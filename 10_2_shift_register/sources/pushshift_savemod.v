==> flow/design.v <==
`timescale 1ns / 1ps
module pushshift_savemod(
    sysclk,
    rst_n,
    iEn,
    iAddr,
    iData,
    oData
    );
    input sysclk;
    input rst_n;
    input iEn;
    input [3:0]iAddr;
    input [3:0]iData;
    output [23:0]oData;
    reg [3:0]RAM [15:0];  
    reg [23:0]D1;  
    always @(posedge sysclk or negedge rst_n) begin
        if (!rst_n) begin
            D1 <= 24'd0;
            RAM[0] <= 4'd0;  
        end
        else if (iEn) begin
            RAM[iAddr] <= iData;
            D1[3:0] <= RAM[iAddr];  
            D1[7:4] <= D1[3:0];
            D1[11:8] <= D1[7:4];
            D1[15:12] <= D1[11:8];
            D1[19:16] <= D1[15:12];
            D1[23:20] <= D1[19:16];
        end
    end
    assign oData = D1;
endmodule
; ---- Tool chain data of pushshift_savemod
; The steps from the RTL of pushshift_savemod to its reports follow in flow order.
; Lines are those of the file above, counted from 1.
; Operators: Yosys type, input widths -> output width; for muxes data width and select width s.
; Cell names lack the library's common part.
; The mark n/a stands for no value.
[setup]
design = pushshift_savemod
clock_port = sysclk
lib = sky130hd
corner = tt_025C_1v80

; ---- Elaborated design
; Source: Yosys, flattened and elaborated. Widths are those after wreduce. Registers that Yosys merges into a memory's read port (data or address) are not register bits. Print and check cells do not count. Equal cells are merged and count once.
[word_totals]
register_bits = 88
in_bits = 11
wordCells = 55
[classes]
eq_ne = 15
mux = 1
n_reduce_logical = 17
[ops]
columns = operator, n
row1 = $pmux 4 s16, 1
row2 = $reduce_and 3->1, 15
row3 = $eq 4x4->1 const B, 8
row4 = $eq 4x3->1 const B, 4
row5 = $eq 4x2->1 const B, 2
row6 = $eq 4x1->1 const B, 1
row7 = $logic_not 4->1, 1
row8 = $reduce_and 2->1, 1

; ---- Depth
; Longest topological path by Yosys (ltp), each cell counted once; first at word level (registers and memories cut), then after technology mapping (sequential cells cut; the memories' decode and read muxes count).
[depth]
ltp_word = 2
ABC_AREA = 0
ltp_mapped = 7

; ---- Synthesis result
; Source: synth_stat.txt of the flow (Yosys; design flattened, memories mapped). It holds for the ABC_AREA given above (unset counts as 0); a run with the other value may have another netlist.
; Totals and module areas in this step are rounded.
[synth_totals]
cells = 248
area_um2 = 3660
seq_area_um2 = 2500
ffs = 88
buf_cells = 14
[by_type]
columns = type, n, area_total_um2
row1 = edfxtp_1, 60, 1.8E+03
row2 = dfrtp_1, 28, 700.672
row3 = mux2_2, 24, 270.259
row4 = nor2_1, 22, 82.579
row5 = nand3b_1, 7, 52.55
row6 = nor2b_1, 8, 50.048
row7 = a21oi_1, 9, 45.043
row8 = a22oi_1, 6, 45.043
row9 = buf_6, 4, 45.043
row10 = and3_1, 7, 43.792
row11 = mux2i_1, 4, 40.038
row12 = o22ai_1, 6, 37.536
row13 = a22o_1, 4, 35.034
row14 = buf_2, 7, 35.034
row15 = nand3_1, 6, 30.029
row16 = nor4b_2, 2, 30.029
row17 = o221ai_2, 2, 30.029
row18 = a22oi_2, 2, 25.024
; Other cell types: 22; their cells: 40.

; ---- Worst setup path after synthesis
; Source: OpenSTA report_checks on the synthesized netlist (no wires, ideal clock, input and output delay 20% of the period each), path of least setup slack; recovery checks are left aside. Register names are those of the netlist, which keeps one name where synthesis merged equal registers.
[synth_path]
kind = input to register
from = input port iEn
to = register RAM[7][0]
clock_period_ps = 1300
in_delay_ps = 260
launch_ps = 260
arrival_time_ps = 1062
t_required_ps = 971
setup_slack_ps = -91
path_delay_ps = 1131
path_stages = 4
n_path_buf = 2
period_less_setup_slack_ps = 1391
; "path_delay_ps" is the arrival time less input delay plus setup time.
; "path_stages" counts driving pins, that of a launching flip-flop among them; a cell with two outputs on the path counts twice.
; "period_less_setup_slack_ps" = period - worst setup slack (recovery checks aside). The figure is calculated, with input and output delays left at 20% of the set period.
; Between the ends stands the longest chain of elaborated cells between them, by number of cells; it is not shown to be the way that was timed. Of several equally long chains one is given.
; Each line given opens the expression or statement behind the cell; cells for indexed reads and writes are added by Yosys, which also makes memories of some case tables.
[synth_via]
cell_sequence = buf_2 > buf_2 > nand4_1 > nor2_1
elab_chain_cells = 1
cone_cells = 1
cone_lines = 0
classes_between = reduce/logical: 1
[synth_rtl]
columns = item, line
row1 = start: declaration, 12  ; input iEn;
row2 = $reduce_and 3->1, n/a
row3 = end: assignment, 24  ; RAM[iAddr] <= iData;
row4 = end: declaration, 16  ; reg [3:0]RAM [15:0];

; ---- Worst path after layout
; From the final timing report of flow run 1: the path of least setup slack in the routed layout; clock arrival at registers is part of the times.
; The report prints the path's times to 10 ps; the period is as set.
[layout_path]
kind = input to register
from = input port iAddr[3]
to = register D1[2]
clock_period_ps = 1410
in_delay_ps = 280
launch_ps = 280
arrival_time_ps = 1660
t_required_ps = 1650
setup_slack_ps = -20
path_stages = 6
n_path_buf = 2
; Between the ends stands the longest chain of elaborated cells between them, by number of cells; it is not shown to be the way that was timed. Of several equally long chains one is given.
[layout_via]
cell_sequence = clkdlybuf4s15_1 > buf_6 > nor2b_2 > a22o_1 > a221oi_1 > a21oi_1
elab_chain_cells = 2
cone_cells = 17
classes_between = eq/ne: 15; mux: 1; reduce/logical: 1
[layout_rtl]
columns = item, line
row1 = start: declaration, 13  ; input [3:0]iAddr;
row2 = $eq 4x4->1, 25  ; D1[3:0] <= RAM[iAddr];
row3 = $pmux 4 s16, 25
row4 = end: assignment, 20  ; D1 <= 24'd0;
row5 = end: assignment, 25
row6 = end: declaration, 17  ; reg [23:0]D1;

; pushshift_savemod through Yosys and OpenROAD on sky130hd: 2 stored runs, unordered, with their settings and measured results. The constraints put input and output delay at 20% of the set period each and load the outputs with 0.01 pF.
; "achieved_clock_period_ps" = clock period - worst setup slack. The figure is calculated, with input and output delays left at 20% of the set period.
; "timing.worst_path_ps" is the time allowed to the run's worst setup path (the clock period less input and output delay, where it has them) less its slack. Clock arrival times count: a late capture clock shortens it, a late launch clock lengthens it.
; "power_uw": no workload was simulated; the value follows from the tool's default switching activity.
; "timing.worst_path_ps" is given in steps of 10 ps.
; Results are given in rounded form.

[flow run 1: settings]
period_ns = 1.41
CORE_UTILIZATION = 63
SETUP_SLACK_MARGIN = 0.13
PLACE_DENSITY = 0.4
CORE_ASPECT_RATIO = 0.96
CELL_PAD_IN_SITES_GLOBAL_PLACEMENT = 0
GPL_ROUTABILITY_DRIVEN = 0
CTS_CLUSTER_SIZE = 23
MAX_ROUTING_LAYER = met4
CAP_MARGIN = 20
CORE_MARGIN = 2
SLEW_MARGIN = 20
[flow run 1: results]
yosys.chip_area_um2 = 3660
fin_util_pct = 84.0
final_stdcell_area_um2 = 4770
die_um2 = 6430
timing.worst_path_ps = 1140
timing.worst_path_kind = input to register
achieved_clock_period_ps = 1426
power_uw = 6030
setup_tns_ps = -16
timing.setup.ws_ps = -16

[flow run 2: settings]
period_ns = 2.26
CORE_UTILIZATION = 49
SETUP_SLACK_MARGIN = 0.34
PLACE_DENSITY_LB_ADDON = 0.29
CTS_CLUSTER_SIZE = 26
SLEW_MARGIN = 35
MAX_ROUTING_LAYER = met5
CAP_MARGIN = 20
CORE_MARGIN = 2
[flow run 2: results]
yosys.chip_area_um2 = 3660
fin_util_pct = 60.9
final_stdcell_area_um2 = 4420
die_um2 = 8170
timing.worst_path_ps = 1400
timing.worst_path_kind = input to register
achieved_clock_period_ps = 1855
power_uw = 3600
setup_tns_ps = 0
timing.setup.ws_ps = 405

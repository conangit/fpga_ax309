==> flow/design.v <==
`timescale 1ns / 1ps
module iic_com(
    sysclk,
    rst_n,
    start_sig,
    addr_sig,
    wrdata,
    rddata,
    done_sig,
    scl,
    sda
    );
    input sysclk;
    input rst_n;
    input [1:0]start_sig;    
    input [7:0]addr_sig;     
    input [7:0]wrdata;
    output [7:0]rddata;
    output done_sig;
    output scl;
    inout sda;
    parameter F100K = 9'd200;  
    reg [4:0]i;
    reg [4:0]Go;
    reg [8:0]C1;
    reg [7:0]rData;
    reg rSCL;
    reg rSDA;
    reg isAck;
    reg isDone;
    reg isOut;
    assign done_sig = isDone;
    assign rddata = rData;
    assign scl = rSCL;
    assign sda = isOut ? rSDA : 1'bz;
    always @(posedge sysclk or negedge rst_n) begin
        if (!rst_n) begin
            i <= 5'd0;
            Go <= 5'd0;
            C1 <= 9'd0;
            rData <= 8'd0;
            rSCL <= 1'b1;
            rSDA <= 1'b1;
            isAck <= 1'b1;  
            isDone <= 1'b0;
            isOut <= 1'b1;
        end
        else if (start_sig[0])  
            case (i)
                0:  
                    begin
                        isOut <= 1'b1;  
                        if (C1 == 0) rSCL <= 1'b1;
                        else if (C1 == 200) rSCL <= 1'b0;  
                        if (C1 == 0) rSDA <= 1'b1;
                        else if (C1 == 100) rSDA <= 1'b0;  
                        if (C1 == 250-1) begin C1 <= 9'd0; i <= i + 1'b1; end
                        else C1 <= C1 + 1'b1;
                    end
                1:  
                    begin
                        rData <= {4'b1010, 3'b000, 1'b0};
                        i <= 5'd7;
                        Go <= i + 1'b1;  
                    end
                2:  
                    begin
                        rData <= addr_sig;
                        i <= 5'd7;
                        Go <= i + 1'b1;  
                    end
                3:  
                    begin
                        rData <= wrdata;
                        i <= 5'd7;
                        Go <= i + 1'b1;  
                    end
                4:  
                    begin
                        isOut <= 1'b1;
                        if (C1 == 0) rSCL <= 1'b0;
                        else if (C1 == 50) rSCL <= 1'b1;  
                        if (C1 == 0) rSDA <= 1'b0;
                        else if (C1 == 150) rSDA <= 1'b1;  
                        if (C1 == 250-1) begin C1 <= 9'd0; i <= i + 1'b1; end
                        else C1 <= C1 + 1'b1;
                    end
                5:  
                    begin
                        isDone <= 1'b1;
                        i <= i + 1'b1;
                    end
                6:
                    begin
                        isDone <= 1'b0;
                        i <= 5'd0;
                    end
                7,8,9,10,11,12,13,14:  
                    begin
                        isOut <= 1'b1;
                        rSDA <= rData[14-i];  
                        if (C1 == 0) rSCL <= 1'b0;
                        else if (C1 == 50) rSCL <= 1'b1;
                        else if (C1 == 150) rSCL <= 1'b0;  
                        if (C1 == F100K-1) begin C1 <= 9'd0; i <= i + 1'b1; end
                        else C1 <= C1 + 1'b1;
                    end
                15:  
                    begin
                        isOut <= 1'b0;  
                        if (C1 == 100) isAck <= sda;
                        if (C1 == 0)  rSCL <= 1'b0;
                        else if (C1 == 50) rSCL <= 1'b1;
                        else if (C1 == 150) rSCL <= 1'b0;
                        if (C1 == F100K-1) begin C1 <= 9'd0; i <= i + 1'b1; end
                        else C1 <= C1 + 1'b1;
                    end
                16:  
                    if (isAck == 1'b0)  
                        i <= Go;
                    else  
                        i <= 5'd0;
            endcase
        else if (start_sig[1])  
            case (i)
                0:  
                    begin
                        isOut <= 1'b1;
                        if (C1 == 0) rSCL <= 1'b1;
                        else if (C1 == 200) rSCL <= 1'b0;  
                        if (C1 == 0) rSDA <= 1'b1;
                        else if (C1 == 100) rSDA <= 1'b0;  
                        if (C1 == 250-1) begin C1 <= 9'd0; i <= i + 1'b1; end
                        else C1 <= C1 + 1'b1;
                    end
                1:  
                    begin
                        rData <= {4'b1010, 3'b000, 1'b0};
                        i <= 5'd9;
                        Go <= i + 1'b1;  
                    end
                2:  
                    begin
                        rData <= addr_sig;
                        i <= 5'd9;
                        Go <= i + 1'b1;  
                    end
                3:  
                    begin
                        isOut <= 1'b1;
                        if (C1 == 0) rSCL <= 1'b1;
                        else if (C1 == 200) rSCL <= 1'b0;
                        if (C1 == 0) rSDA <= 1'b1;
                        else if (C1 == 100) rSDA <= 1'b0;
                        if (C1 == 250-1) begin C1 <= 9'd0; i <= i + 1'b1; end
                        else C1 <= C1 + 1'b1;
                    end
                4:  
                    begin
                        rData <= {4'b1010, 3'b000, 1'b1};
                        i <= 5'd9;
                        Go <= i + 1'b1;  
                    end
                5:  
                    begin
                        rData <= 8'd0;
                        i <= 5'd19;
                        Go <= i + 1'b1;  
                    end
                6:  
                    begin
                        isOut <= 1'b1;
                        if (C1 == 0) rSCL <= 1'b0;
                        else if (C1 == 50) rSCL <= 1'b1;
                        if (C1 == 0) rSDA <= 1'b0;
                        else if (C1 == 150) rSDA <= 1'b1;
                        if (C1 == 250-1) begin C1 <= 9'd0; i <= i + 1'b1; end
                        else C1 <= C1 + 1'b1;
                    end
                7:  
                    begin
                        isDone <= 1'b1;
                        i <= i + 1'b1;
                    end
                8:
                    begin
                        isDone <= 1'b0;
                        i <= 5'd0;
                    end
                9,10,11,12,13,14,15,16:  
                    begin
                        isOut <= 1'b1;
                        rSDA <= rData[16-i];
                        if (C1 == 0) rSCL <= 1'b0;
                        else if (C1 == 50) rSCL <= 1'b1;
                        else if (C1 == 150) rSCL <= 1'b0;
                        if (C1 == F100K-1) begin C1 <= 9'd0; i <= i + 1'b1; end
                        else C1 <= C1 + 1'b1;
                    end
                17:  
                    begin
                        isOut <= 1'b0;
                        if (C1 == 100) isAck <= sda;
                        if (C1 == 0) rSCL <= 1'b0;
                        else if (C1 == 50) rSCL <= 1'b1;  
                        else if (C1 == 150) rSCL <= 1'b0;
                        if (C1 == F100K-1) begin C1 <= 9'd0; i <= i + 1'b1; end
                        else C1 <= C1 + 1'b1;
                    end
                18:  
                    if (isAck == 1'b0)
                        i <= Go;
                    else
                        i <= 5'd0;
                19,20,21,22,23,24,25,26:  
                    begin
                        isOut <= 1'b0;  
                        if (C1 == 100) rData[26-i] <= sda;
                        if (C1 == 0) rSCL <= 1'b0;
                        else if (C1 == 50) rSCL <= 1'b1;
                        else if (C1 == 150) rSCL <= 1'b0;
                        if (C1 == F100K-1) begin C1 <= 9'd0; i <= i + 1'b1; end
                        else C1 <= C1 + 1'b1;
                    end
                27:  
                    begin
                        isOut <= 1'b1;
                        rSDA <= 1'b1;  
                        if (C1 == 0) rSCL <= 1'b0;
                        else if (C1 == 50) rSCL <= 1'b1;
                        else if (C1 == 150) rSCL <= 1'b0;  
                        if (C1 == F100K-1) begin C1 <= 9'd0; i <= Go; end
                        else C1 <= C1 + 1'b1;
                    end
            endcase
    end
endmodule
### Reports on iic_com

The steps from the RTL of iic_com to its reports follow in flow order.
Line numbers count from 1 in the design file above.
Operators: Yosys type, input widths -> output width; for muxes data width and select width s.
Cell names lack the library's common part.
The mark n/a stands for no value.

| design | value |
|---|---|
| top | iic_com |
| clock input | sysclk |
| cell library | sky130hd |
| corner | tt_025C_1v80 |

### Elaborated design

Counts by Yosys on the flattened word-level netlist (proc, flatten, opt, wreduce; memories kept). Register bits leave out memories and registers merged into their read ports (data or address). Print and check cells are left out. Cells with the same type and inputs are merged into one.

| word-level totals | value |
|---|---|
| flip-flop bits (word level) | 32 |
| input port bits | 20 |
| cells after elaboration | 155 |
| output and inout bits | 11 |

| operators by class | value |
|---|---|
| shift operators | 4 |
| muxes and demuxes | 56 |
| reduce/logical cells | 34 |
| bitwise logic cells | 3 |
| add/subtract/negate cells | 6 |
| eq/ne operators | 43 |

Operators by type and width:

| operator | number |
|---|---|
| $eq 5x5->1 const B | 12 |
| $mux 5 | 10 |
| $eq 5x4->1 const B | 8 |
| $pmux 8 s5 | 1 |
| $pmux 5 s8 | 1 |
| $eq 9x8->1 const B | 4 |
| $pmux 9 s2 | 2 |
| $mux 9 | 4 |
| $shift 1x33->8 | 1 |
| $shift 1x33->8 const A | 1 |
| $neg 32->33 | 1 |
| $pmux 5 s6 | 1 |
| $mux 1 | 25 |
| $reduce_or 8->1 | 3 |
| $pmux 8 s3 | 1 |
| $mux 8 | 3 |
| $eq 5x3->1 const B | 4 |
| $reduce_or 18->1 | 1 |
| $reduce_and 3->1 | 6 |
| $reduce_or 9->1 | 2 |
| $reduce_or 17->1 | 1 |
| $shiftx 8x6->1 | 2 |
| $reduce_bool 13->1 | 1 |
| $reduce_or 12->1 | 1 |
| $sub 5x5->6 const A | 2 |
| $reduce_bool 6->1 | 2 |
| $reduce_or 10->1 | 1 |
| $eq 5x2->1 const B | 2 |

Other operator kinds: 29; their cells: 43.

### Logic depth

Depth = most cells in a row (Yosys ltp): at word level without a register or memory, in the mapped netlist without a sequential cell, where the memories' decode and read muxes count.

| depth | value |
|---|---|
| word-level depth | 10 |
| ABC_AREA | 0 |
| depth in mapped cells | 16 |
| gate-level depth less buffers | 13 |

### Mapped cells and area

The flow's flattened synthesis, as Yosys stat reports it; memories are mapped. The netlist is that of the ABC_AREA named above (0 if unset); the other value can give another one.

| mapped netlist | value |
|---|---|
| sequential part of the area | 779.5 um^2 |
| buffers | 33 |
| cell count | 466 |
| cell area after synthesis | 3799.9 um^2 |
| flip-flops | 31 |

Cell types:

| type | number | total area (um^2) |
|---|---|---|
| dfrtp_1 | 28 | 700.672 |
| ha_1 | 20 | 250.24 |
| o21ai_0 | 36 | 180.173 |
| nand2_1 | 42 | 157.651 |
| nor2_1 | 27 | 101.347 |
| o211ai_1 | 13 | 97.594 |
| nand3_1 | 19 | 95.091 |
| a21oi_1 | 18 | 90.086 |
| dfstp_2 | 3 | 78.826 |
| a22oi_1 | 10 | 75.072 |
| nand2b_1 | 11 | 68.816 |
| nand4_1 | 10 | 62.56 |
| xnor2_1 | 7 | 61.309 |
| nor3_1 | 12 | 60.058 |
| clkbuf_1 | 15 | 56.304 |
| a21o_1 | 7 | 52.55 |
| a22o_1 | 6 | 52.55 |
| nand4b_1 | 6 | 52.55 |

Other cell types: 72; their cells: 176.

### Worst setup path after synthesis

Path of least setup slack by OpenSTA after synthesis, without wires, with an ideal clock, recovery checks aside; 20% of the period is set as input and as output delay. Where synthesis merged equal registers, the netlist keeps one of their names.

| path after synthesis | value |
|---|---|
| kind | register to register |
| start | register i[0] |
| end | register rData[3] |
| path slack | 0.487 ns |
| clock period | 4.22 ns |
| arrival time | 3.610 ns |
| path delay | 3.733 ns |
| stages | 15 |
| data required time | 4.097 ns |
| path buffers | 3 |
| synthesis period reached | 3.733 ns |

"path delay" = arrival - input delay + setup time.
"stages": output pins that drive a net of the path, with the launching flip-flop's if there is one; two outputs of one cell count as two.
"synthesis period reached" is the clock period less the worst setup slack; recovery checks do not enter. This is arithmetic on one report: input and output delays are still those of the set period (20% each).
The rows between start and end are the longest chain of elaborated cells between them; the timing report does not say that the signal goes this way. Where chains are equally long, one stands for them.
Each line given opens the expression or statement behind the cell; cells for indexed reads and writes are added by Yosys, which also makes memories of some case tables.
A register here has more assigning lines than the two given.
Where a signal picks the word or bit written, the line may be left out of the assigning lines.

| between the ends, after synthesis | value |
|---|---|
| cells stage by stage | dfrtp_1 buf_2 clkinv_1 ha_1 clkbuf_1 clkbuf_1 nand4_1 ha_1 nor4b_1 nand4b_1 nor2_1 nand4_1 nand2b_1 o31a_1 o221a_2 |
| cells in the longest elaborated chain | 10 |

Ends and longest elaborated chain, after synthesis:

| element | RTL line | RTL |
|---|---|---|
| from (decl) | 23 | `reg [4:0]i;` |
| from (assign) | 91 | `i <= i + 1'b1;` |
| from (assign) | 120 | `i <= Go;` |
| $sub 5x5->6 | 218 | `if (C1 == 100) rData[26-i] <= sda;` |
| $neg 32->33 | 218 |  |
| $shift 1x33->8 | 218 |  |
| $not 8->8 | 218 |  |
| $and 8x8->8 | 218 |  |
| $or 8x8->8 | 218 |  |
| $mux 8 | 218 |  |
| $pmux 8 s5 | 125 | `case (i)` |
| $mux 8 | 124 | `else if (start_sig[1])` |
| $mux 8 | 48 | `else if (start_sig[0])` |
| to (assign) | 62 | `rData <= {4'b1010, 3'b000, 1'b0};` |
| to (assign) | 68 | `rData <= addr_sig;` |
| to (decl) | 26 | `reg [7:0]rData;` |

### Timing after layout

From the final timing report of run 1: the path of least setup slack in the routed layout; clock arrival at registers is part of the times.

| path after layout | value |
|---|---|
| kind | register to register |
| start | register i[0] |
| end | register rData[3] |
| data required time | 7.79 ns |
| clock period | 7.6 ns |
| path buffers | 0 |
| arrival time | 4.91 ns |
| path slack | 2.88 ns |
| stages | 13 |

The rows between start and end are the longest chain of elaborated cells between them; the timing report does not say that the signal goes this way. Where chains are equally long, one stands for them.
A register here has more assigning lines than the two given.
Where a signal picks the word or bit written, the line may be left out of the assigning lines.

| between the ends, after layout | value |
|---|---|
| cells stage by stage | dfrtp_1 ha_1 nand2_1 o22ai_1 nand4_1 ha_1 nor4b_1 nand4b_1 nor2_1 nand4_1 nand2b_1 o31a_1 o221a_2 |
| cells in the longest elaborated chain | 10 |

Ends and longest elaborated chain, after layout:

| element | RTL line | RTL |
|---|---|---|
| from (decl) | 23 | `reg [4:0]i;` |
| from (assign) | 91 | `i <= i + 1'b1;` |
| from (assign) | 120 | `i <= Go;` |
| $sub 5x5->6 | 218 | `if (C1 == 100) rData[26-i] <= sda;` |
| $neg 32->33 | 218 |  |
| $shift 1x33->8 | 218 |  |
| $not 8->8 | 218 |  |
| $and 8x8->8 | 218 |  |
| $or 8x8->8 | 218 |  |
| $mux 8 | 218 |  |
| $pmux 8 s5 | 125 | `case (i)` |
| $mux 8 | 124 | `else if (start_sig[1])` |
| $mux 8 | 48 | `else if (start_sig[0])` |
| to (assign) | 62 | `rData <= {4'b1010, 3'b000, 1'b0};` |
| to (assign) | 68 | `rData <= addr_sig;` |
| to (decl) | 26 | `reg [7:0]rData;` |

Appendix: measured runs

2 stored runs of iic_com in the flow (synthesis by Yosys, layout by OpenROAD, sky130hd cells), in arbitrary order. Constraints: input delay and output delay 20% of the set period each, output load 0.01 pF.
"achieved period" = clock period - worst setup slack. The figure is calculated, with input and output delays left at 20% of the set period.
"time of the worst setup path" is the time allowed to the run's worst setup path (the clock period less input and output delay, where it has them) less its slack. Clock arrival times count: a late capture clock shortens it, a late launch clock lengthens it.
"total design power" is the tool's figure for a default switching activity; nothing was simulated.
Settings: - = not set for that run.

| setting or result | run 1 | run 2 |
|---|---|---|
| period_ns | 7.6 | 5.79 |
| CAP_MARGIN | 20 | 25 |
| CORE_MARGIN | 2 | 2 |
| CORE_UTILIZATION | 40 | 47 |
| SLEW_MARGIN | 20 | 10 |
| SETUP_SLACK_MARGIN | - | -0.16 |
| PLACE_DENSITY | - | 0.85 |
| HOLD_SLACK_MARGIN | - | 0.04 |
| CELL_PAD_IN_SITES_GLOBAL_PLACEMENT | - | 0 |
| total design power (µW) | 1846 | 2376 |
| time of the worst setup path (ns) | 4.72 | 4.62 |
| class of the worst setup path | register to register | register to register |
| utilization in the final report | 0.457 | 0.537 |
| final setup TNS (ns) | 0.000 | 0.000 |
| worst hold slack in the final report (ns) | 0.510 | 0.522 |
| synthesized cell area (um^2) | 3799.9 | 3799.9 |
| worst slack on setup checks (ns) | 2.875 | 1.174 |
| achieved period (ns) | 4.725 | 4.616 |
| die size (um^2) | 10295.1 | 8820.0 |
| standard-cell area after layout (um^2) | 4222.8 | 4171.5 |

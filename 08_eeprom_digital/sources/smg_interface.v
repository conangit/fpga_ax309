==> flow/design.v <==
`timescale 1ns / 1ps
module smg_control_module(
    CLK,
    RSTn,
    number_sig,
    number_data
    );
    input CLK;
    input RSTn;
    input [23:0]number_sig;
    output [3:0]number_data;
    localparam T1MS = 16'd49_999;
    reg [15:0]count;
    always @(posedge CLK or negedge RSTn) begin
        if (!RSTn)
            count <= 16'd0;
        else if (count == T1MS)
            count <= 16'd0;
        else
            count <= count + 1'b1;
    end
    reg [2:0]i;
    reg [3:0]rData;
    always @(posedge CLK or negedge RSTn) begin
        if (!RSTn) begin
            i <= 3'd0;
            rData <= 4'd0;
        end
        else
            case(i)
                0:
                    if (count == T1MS)
                        i <= i + 1'b1;
                    else
                        rData <= number_sig[23:20];
                1:
                    if (count == T1MS)
                        i <= i + 1'b1;
                    else
                        rData <= number_sig[19:16];
                2:
                    if (count == T1MS)
                        i <= i + 1'b1;
                    else
                        rData <= number_sig[15:12];
                3:
                    if (count == T1MS)
                        i <= i + 1'b1;
                    else
                        rData <= number_sig[11:8];
                4:
                    if (count == T1MS)
                        i <= i + 1'b1;
                    else
                        rData <= number_sig[7:4];
                5:
                    if (count == T1MS)
                        i <= 3'd0;
                    else
                        rData <= number_sig[3:0];
            endcase
    end
    assign number_data = rData;
endmodule
`timescale 1ns / 1ps
module smg_encode_module(
    CLK,
    RSTn,
    number_data,
    smg_data
    );
    input CLK;
    input RSTn;
    input [3:0]number_data;
    output [7:0]smg_data;
    parameter _0 = 8'b1100_0000;
    parameter _1 = 8'b1111_1001;
    parameter _2 = 8'b1010_0100;
    parameter _3 = 8'b1011_0000;
    parameter _4 = 8'b1001_1001;
    parameter _5 = 8'b1001_0010;
    parameter _6 = 8'b1000_0010;
    parameter _7 = 8'b1111_1000;
    parameter _8 = 8'b1000_0000;
    parameter _9 = 8'b1001_0000;
    parameter _a = 8'b1000_1000;
    parameter _b = 8'b1000_0011;
    parameter _c = 8'b1100_0110;
    parameter _d = 8'b1010_0001;
    parameter _e = 8'b1000_0110;
    parameter _f = 8'b1000_1110;
    parameter _z = 8'b1111_1111;
    reg [7:0]rSmg;
    always @(posedge CLK or negedge RSTn) begin
        if (!RSTn)
            rSmg <= _z;
        else
            case(number_data)
                4'd0:  rSmg<= _0;
                4'd1:  rSmg<= _1;
                4'd2:  rSmg<= _2;
                4'd3:  rSmg<= _3;
                4'd4:  rSmg<= _4;
                4'd5:  rSmg<= _5;
                4'd6:  rSmg<= _6;
                4'd7:  rSmg<= _7;
                4'd8:  rSmg<= _8;
                4'd9:  rSmg<= _9;
                4'd10: rSmg<= _a;
                4'd11: rSmg<= _b;
                4'd12: rSmg<= _c;
                4'd13: rSmg<= _d;
                4'd14: rSmg<= _e;
                4'd15: rSmg<= _f;
            endcase
    end
    assign smg_data = rSmg;
endmodule
`timescale 1ns / 1ps
module smg_interface(
    input CLK,
    input RSTn,
    input [23:0]number_sig,
    output [7:0]smg_data,
    output [5:0]scan_sig
    );
    wire [3:0]number_data;
    smg_control_module S1(
        .CLK(CLK),
        .RSTn(RSTn),
        .number_sig(number_sig),
        .number_data(number_data)
    );
    smg_encode_module S2(
        .CLK(CLK),
        .RSTn(RSTn),
        .number_data(number_data),
        .smg_data(smg_data)
    );
    smg_scan_module S3(
        .CLK(CLK),
        .RSTn(RSTn),
        .scan_sig(scan_sig)
    );
endmodule
`timescale 1ns / 1ps
module smg_scan_module(
    CLK,
    RSTn,
    scan_sig
    );
    input CLK;
    input RSTn;
    output [5:0]scan_sig;
    localparam T1MS = 16'd49_999;
    reg [15:0]count;
    always @(posedge CLK or negedge RSTn) begin
        if (!RSTn)
            count <= 16'd0;
        else if (count == T1MS)
            count <= 16'd0;
        else
            count <= count + 1'b1;
    end
    reg [2:0]i;
    reg [5:0]rScan;
    always @(posedge CLK or negedge RSTn) begin
        if (!RSTn) begin
            i <= 3'd0;
            rScan <= 6'b11_1111;
        end
        else
            case(i)
                0:
                    if(count == T1MS)
                        i <= i + 1'b1;
                    else
                        rScan <= 6'b01_1111;
                1:
                    if(count == T1MS)
                        i <= i + 1'b1;
                    else
                        rScan <= 6'b10_1111;
                2:
                    if(count == T1MS)
                        i <= i + 1'b1;
                    else
                        rScan <= 6'b11_0111;
                3:
                    if(count == T1MS)
                        i <= i + 1'b1;
                    else
                        rScan <= 6'b11_1011;
                4:
                    if(count == T1MS)
                        i <= i + 1'b1;
                    else
                        rScan <= 6'b11_1101;
                5:
                    if(count == T1MS)
                        i <= 3'd0;
                    else
                        rScan <= 6'b11_1110;
            endcase
    end
    assign scan_sig = rScan;
endmodule
---- Tool chain data of smg_interface ----
What the tools print for smg_interface, step after step.
Line numbers count from 1 in the design file above.
Operators carry their Yosys type and port widths (W data, S select, Z words).
Library cell names are shortened.
A cell with - has no value.
inputs
  top module .............................. smg_interface
  clock ................................... CLK
  standard-cell library ................... sky130hd
  library corner .......................... tt_025C_1v80

---- Elaborated design ----
Source: Yosys, flattened and elaborated, memories not mapped. Widths are those after wreduce. Registers that Yosys merges into a memory's read port (data or address) are not register bits. Print and check cells do not count. Equal cells are merged and count once.
Memory sizes are those after Yosys's memory passes, which may raise the word count (mostly to a power of two), join words into wider ones and drop unused or constant bits.
cells by class
  reductions and logical operators ........ 11
  multiplexer cells ....................... 22
  add/sub/neg operators ................... 4
  equal/unequal tests ..................... 28
operators by type and width
  operator                 number
  $pmux W6 S6              1
  $mux W6                  6
  $add A16 B1 Y16 const B  2
  $eq A16 B16 Y1 const B   2
  $mux W16                 2
  $ne A2 B2 Y1 const B     12
  $pmux W4 S6              1
  $mux W4                  6
  $reduce_and A7 Y1        2
  $eq A3 B2 Y1 const B     4
  $eq A3 B3 Y1 const B     4
  $reduce_bool A6 Y1       2
  $pmux W3 S2              2
  $mux W3                  4
  $reduce_or A5 Y1         2
  $ne A2 B1 Y1 const B     4
  $add A3 B1 Y3 const B    2
  $eq A3 B1 Y1 const B     2
  $logic_not A3 Y1         2
  $reduce_and A3 Y1        2
  $logic_not A1 Y1         1
bit counts
  memory cells ............................ 1
  output and inout bits ................... 14
  cells after elaboration ................. 73
  ROM bits ................................ 112
  bits of input ports ..................... 26
  clocked read ports x word width ......... 7
  register bits after elaboration ......... 56
memory list
  memory            words  bits a word  rd ports  wr ports  RTL line  text
  (name not given)  16     7            1         0         98        case(number_data)

---- Longest topological paths ----
Longest topological path by Yosys (ltp), each cell counted once; first at word level (registers and memories cut), then after technology mapping (sequential cells cut; the memories' decode and read muxes count).
logic depth
  depth in word-level cells ............... 4
  ABC_AREA ................................ 0
  gate-level depth with buffers ........... 8
  depth with buffers taken out ............ 7

---- Synthesis result ----
Yosys stat after the flow's synthesis: flattened, memories mapped to cells. It holds for the ABC_AREA given above (unset counts as 0); a run with the other value may have another netlist.
cell types
  cell type  number  area in all (um^2)
  dfrtp_1    42      1.05E+03
  dfstp_2    13      341.578
  ha_1       10      125.12
  xor2_1     13      113.859
  nor2_1     30      112.608
  xnor2_1    12      105.101
  mux2i_1    10      100.096
  nand3_1    13      65.062
  nand2_1    14      52.55
  a32o_1     5       50.048
  a211oi_1   6       45.043
  a21oi_1    9       45.043
  o21ai_0    9       45.043
  inv_1      11      41.29
  a31oi_1    6       37.536
  o32ai_1    4       35.034
  nand4_1    5       31.28
  buf_4      4       30.029
Other cell types: 44; their cells: 76.
mapped netlist
  mapped area ............................. 3039.2 um^2
  mapped cells ............................ 292
  flip-flop cells ......................... 55
  buffers ................................. 14
  area of sequential cells ................ 1392.6 um^2
By module: a second synthesis without flattening, with its own total; a netlist apart from the flattened one above.
second synthesis, totals
  cell total of the unflattened synthesis .. 300
  area (unflattened synthesis) ............ 3098.0 um^2
Rows give one instance, submodules left out.
by module
  module              cells  times used  seq. area (um^2)  area (um^2)
  smg_control_module  132    1           575.6             1318.8
  smg_scan_module     127    1           633.1             1312.5
  smg_encode_module   41     1           183.9             466.7
  smg_interface       0      1           0.0               0.0

---- Worst setup path after synthesis ----
Path of least setup slack by OpenSTA after synthesis, without wires, with an ideal clock, recovery checks aside; 20% of the period is set as input and as output delay. Where synthesis merged equal registers, the netlist keeps one of their names.
timing path post-synthesis
  kind .................................... reg2reg
  start ................................... reg S1.i[0]
  end ..................................... reg S1.rData[0]
  buffers on the path ..................... 1
  path delay .............................. 1.960 ns
  required time ........................... 2.794 ns
  library setup time ...................... 0.076 ns
  data arrival time ....................... 1.884 ns
  stages .................................. 8
  setup slack ............................. 0.910 ns
  period .................................. 2.87 ns
  launch time at the first pin ............ 0.000 ns
  synthesis period reached ................ 1.96 ns
"path delay" = arrival - input delay + setup time.
"stages": output pins that drive a net of the path, with the launching flip-flop's if there is one; two outputs of one cell count as two.
"synthesis period reached" = period - worst setup slack (recovery checks aside). The figure is calculated, with input and output delays left at 20% of the set period.
The rows between start and end are the longest chain of elaborated cells between them; the timing report does not say that the signal goes this way. Where chains are equally long, one stands for them.
A line is the first line of the expression or statement that the cell stems from. Yosys adds cells for indexed reads and writes and turns some case tables into memories.
A register here has more assigning lines than the two given.
on the way, post-synthesis
  cell sequence ........................... dfrtp_1 -> clkbuf_1 -> and2_1 -> ha_1 -> or4_4 -> o21ai_2 -> o32ai_1 -> o21ai_1
  cells in the longest elaborated chain ... 3
  elaborated cells between the ends (all ways) .. 15
  source lines of those cells ............. 1
  classes of those cells .................. 11 x eq/ne; 1 x mux; 3 x reduce/logical
RTL lines, path post-synthesis
  item               RTL line  text
  from (decl)        22        reg [2:0]i;
  from (assign)      33        i <= i + 1'b1;
  from (assign)      38        i <= i + 1'b1;
  $eq A3 B3 Y1       30        case(i)
  $ne A2 B2 Y1       -
  $reduce_and A7 Y1  -
  to (assign)        35        rData <= number_sig[23:20];
  to (assign)        40        rData <= number_sig[19:16];
  to (decl)          23        reg [3:0]rData;

---- Path in the finished layout ----
From the final timing report of record 1: the path of least setup slack in the routed layout; clock arrival at registers is part of the times.
timing path post-layout
  kind .................................... reg2reg
  start ................................... reg S1.i[0]
  end ..................................... reg S1.rData[1]
  library setup time ...................... 0.07 ns
  period .................................. 1.51 ns
  stages .................................. 8
  data arrival time ....................... 2.02 ns
  launch time at the first pin ............ 0.30 ns
  setup slack ............................. -0.28 ns
  buffers on the path ..................... 1
  required time ........................... 1.74 ns
The rows between start and end are the longest chain of elaborated cells between them; the timing report does not say that the signal goes this way. Where chains are equally long, one stands for them.
A register here has more assigning lines than the two given.
on the way, post-layout
  cell sequence ........................... dfrtp_2 -> buf_8 -> and2_4 -> ha_4 -> or4_4 -> o21ai_4 -> o32ai_1 -> o21ai_1
  cells in the longest elaborated chain ... 3
  elaborated cells between the ends (all ways) .. 15
  source lines of those cells ............. 1
  classes of those cells .................. 11 x eq/ne; 1 x mux; 3 x reduce/logical
RTL lines, path post-layout
  item               RTL line  text
  from (decl)        22        reg [2:0]i;
  from (assign)      33        i <= i + 1'b1;
  from (assign)      38        i <= i + 1'b1;
  $eq A3 B3 Y1       30        case(i)
  $ne A2 B2 Y1       -
  $reduce_and A7 Y1  -
  to (assign)        35        rData <= number_sig[23:20];
  to (assign)        40        rData <= number_sig[19:16];
  to (decl)          23        reg [3:0]rData;

Subject: flow runs of smg_interface

Hi,

Measured data: module smg_interface, platform sky130hd, 2 stored runs of the flow under differing settings, order arbitrary. Input and output delays are each 20% of the period that was set; the output load is 0.01 pF.
"period reached" is the run's clock period less its worst setup slack. It is reckoned from that one timing run; input and output delays stay at 20% of the period that was set.
"total design power": no workload was simulated; the value follows from the tool's default switching activity.

---- record 1 ----
settings
  period_ns = 1.51
  CORE_UTILIZATION = 54
  SETUP_SLACK_MARGIN = 0.04
  PLACE_DENSITY_LB_ADDON = 0.05
  CORE_ASPECT_RATIO = 1.29
  CELL_PAD_IN_SITES_GLOBAL_PLACEMENT = 0
  GPL_TIMING_DRIVEN = 0
  CTS_CLUSTER_SIZE = 92
  CTS_CLUSTER_DIAMETER = 184
  MAX_ROUTING_LAYER = met5
  CAP_MARGIN = 20
  CORE_MARGIN = 2
  SLEW_MARGIN = 20
results
  total design power ...................... 2.545 mW
  area of the die ......................... 6248.8 um^2
  area of the synthesized netlist ......... 3039.2 um^2
  period reached .......................... 1.788 ns
  standard-cell area after routing ........ 4443.0 um^2
  worst setup slack after layout .......... -0.278 ns
  utilization in the final report ......... 80.7 %

---- record 2 ----
settings
  period_ns = 2.07
  SETUP_SLACK_MARGIN = 0.27
  CAP_MARGIN = 20
  CORE_MARGIN = 2
  CORE_UTILIZATION = 40
  SLEW_MARGIN = 20
results
  total design power ...................... 1.877 mW
  area of the die ......................... 8311.1 um^2
  area of the synthesized netlist ......... 3039.2 um^2
  period reached .......................... 1.750 ns
  standard-cell area after routing ........ 3638.5 um^2
  worst setup slack after layout .......... 0.320 ns
  utilization in the final report ......... 49.9 %

Regards
